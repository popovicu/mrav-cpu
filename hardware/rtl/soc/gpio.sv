==> flow/design.v <==
parameter MRAV_ADDR_WIDTH = 16;
parameter MRAV_DATA_WIDTH = 16;
parameter MRAV_REG_NUM = 16;
module gpio(
    input logic clk,
    input logic rst_n,
    input logic read,
    input logic write,
    output logic read_done,
    output logic write_done,
    input logic[MRAV_ADDR_WIDTH-1:0] addr,
    input logic[MRAV_DATA_WIDTH-1:0] cpu_data_out,
    output logic[MRAV_DATA_WIDTH-1:0] cpu_data_in,
    output logic[7:0] external_output
);
    logic [7:0] gpio_q, gpio_d;
    always_ff @(posedge clk or negedge rst_n) begin
        if (!rst_n) begin
            gpio_q <= 8'h00;
        end else begin
            gpio_q <= gpio_d;
        end
    end
    assign external_output = gpio_q;
    assign gpio_d = (write) ? cpu_data_out[7:0] : gpio_q;
    assign cpu_data_in = { 8'h00, gpio_q };
    assign read_done = read;  
    assign write_done = write;
endmodule
# --- Reports on gpio ---
# What the tools print for gpio, step after step.
# Lines are those of the file above, counted from 1.
# Library cell names are shortened.
setup:
  design: "gpio"
  clock_port: "clk"
  cell_library: "sky130hd"
  pvt_corner: "tt_025C_1v80"

# --- Elaborated design ---
# Yosys after proc, flatten, opt, wreduce and memory -nomap, before mapping. Enables and synchronous resets that opt folds into registers are not counted as muxes. Memory bits, and registers merged into a memory's read port (data or address), are not among the register bits. Print and check cells are not counted. Equal cells are merged and count once.
word_totals:
  ram_bits: 0
  romBits: 0
  latchBits: 0
  clocked_rd_ports_x_width: 0
  mem_count: 0
  ff_bits: 8
  inputBits: 36
classes:
  n_logic: 0
  eq_ne: 0
  reduce_logical: 0
  div: 0
  multipliers: 0
  cmp: 0
  muxes: 0
  addsub: 0
  shift: 0

# --- Depth ---
# Depth = most cells in a row (Yosys ltp): at word level without a register or memory, in the mapped netlist without a sequential cell, where the memories' decode and read muxes count.
depth:
  depth_word: 0
  abc_area: 0
  mapped_depth: 2
  mapped_depth_nobuf: 1

# --- Mapped cells and area ---
# The flow's flattened synthesis, as Yosys stat reports it; memories are mapped. The netlist is that of the ABC_AREA named above (0 if unset); the other value can give another one.
# Totals and module areas in this step are rounded.
types:
  columns: ["type", "count", "area_total_um2"]
  rows:
  - ["dfrtp_1", 8, 200.192]
  - ["buf_4", 18, 135.13]
  - ["mux2_4", 8, 120.115]
  - ["buf_6", 1, 11.261]
  - ["conb_1", 1, 3.754]
mapped:
  yosys_area_mm2: 0.00047
  seqArea_mm2: 0.0002
  mapped_cells: 36
  buffers: 19
  ff_cells: 8

# --- Worst setup path after synthesis ---
# Source: OpenSTA report_checks on the synthesized netlist (no wires, ideal clock, input and output delay 20% of the period each), path of least setup slack; recovery checks are left aside. Register names are those of the netlist, which keeps one name where synthesis merged equal registers.
synth_timing:
  kind: "register to register"
  start: "reg (name not given)"
  end: "reg gpio_q[0]"
  setup_slack_ps: -14
  required_time_ps: 653
  path_buffers: 0
  delay_ps: 792
  arrival_ps: 667
  period_ps: 778
  setup_ps: 125
  stages: 2
  synth_period_reached_ps: 792
# "delay_ps" is the arrival time less input delay plus setup time.
# "stages": output pins that drive a net of the path, with the launching flip-flop's if there is one; two outputs of one cell count as two.
# "synth_period_reached_ps" is the clock period less the worst setup slack; recovery checks do not enter. This is arithmetic on one report: input and output delays are still those of the set period (20% each).
synth_via:
  path_cell_list: "dfrtp_1 -> mux2_4"
synth_lines:
  columns: ["item", "line", "rtl"]
  rows:
  - ["end, assigned", 19, "gpio_q <= 8'h00;"]
  - ["end, assigned", 21, "gpio_q <= gpio_d;"]
  - ["end, declared", 16, "logic [7:0] gpio_q, gpio_d;"]
# Chain of elaborated cells between the ends: none given.

# --- Timing after layout ---
# From the final timing report of run 1: the path of least setup slack in the routed layout; clock arrival at registers is part of the times.
# The report prints the path's times to 10 ps; the period is as set.
layout_timing:
  kind: "register to output"
  start: "reg gpio_q[7]"
  end: "out cpu_data_in[7]"
  out_delay_ps: 140
  stages: 2
  path_buffers: 1
  setup_slack_ps: -220
  arrival_ps: 800
  period_ps: 721
  required_time_ps: 580
layout_via:
  path_cell_list: "dfrtp_1 -> buf_2"
  elab_chain_cells: 0
  cone_cells: 0
  lines_between: 0
layout_lines:
  columns: ["item", "line", "rtl"]
  rows:
  - ["start, declared", 16, "logic [7:0] gpio_q, gpio_d;"]
  - ["start, assigned", 19, "gpio_q <= 8'h00;"]
  - ["start, assigned", 21, "gpio_q <= gpio_d;"]
  - ["end, declared", 13, "output logic[MRAV_DATA_WIDTH-1:0] cpu_data_in,"]

# Top module gpio; platform sky130hd; tools Yosys and OpenROAD; 2 stored runs in no particular order. Input and output delays are each 20% of the period that was set; the output load is 0.01 pF.
# "achieved_clock_period_ps": clock period set for the run, less the worst setup slack. It is reckoned from that one timing run; input and output delays stay at 20% of the period that was set.
# "fin_power_uw": no workload was simulated; the value follows from the tool's default switching activity.
# Results are given in rounded form.
runs:
  - name: "run 1"
    settings:
      period_ns: 0.721
      CORE_UTILIZATION: 49
      SETUP_SLACK_MARGIN: 0.01
      PLACE_DENSITY_LB_ADDON: 0.16
      HOLD_SLACK_MARGIN: 0.29
      CAP_MARGIN: 0
      MIN_ROUTING_LAYER: "met2"
      CORE_MARGIN: 2
      SLEW_MARGIN: 20
    results:
      total_die_area_mm2: 0.00122
      setup_tns_ps: -4210
      final_cell_area_mm2: 0.000607
      synth_chip_area_mm2: 0.00047
      fin_power_uw: 1150
      achieved_clock_period_ps: 942
      setup_ws_ps: -221
  - name: "run 2"
    settings:
      period_ns: 0.531
      CORE_UTILIZATION: 50
      SETUP_SLACK_MARGIN: 0.14
      CORE_ASPECT_RATIO: 1.85
      CORE_MARGIN: 8
      CELL_PAD_IN_SITES_GLOBAL_PLACEMENT: 2
      GPL_ROUTABILITY_DRIVEN: 0
      CAP_MARGIN: 10
      SLEW_MARGIN: 0
      MIN_ROUTING_LAYER: "met1"
    outcome: "not finished: floorplanning ended with error PDN-0185"
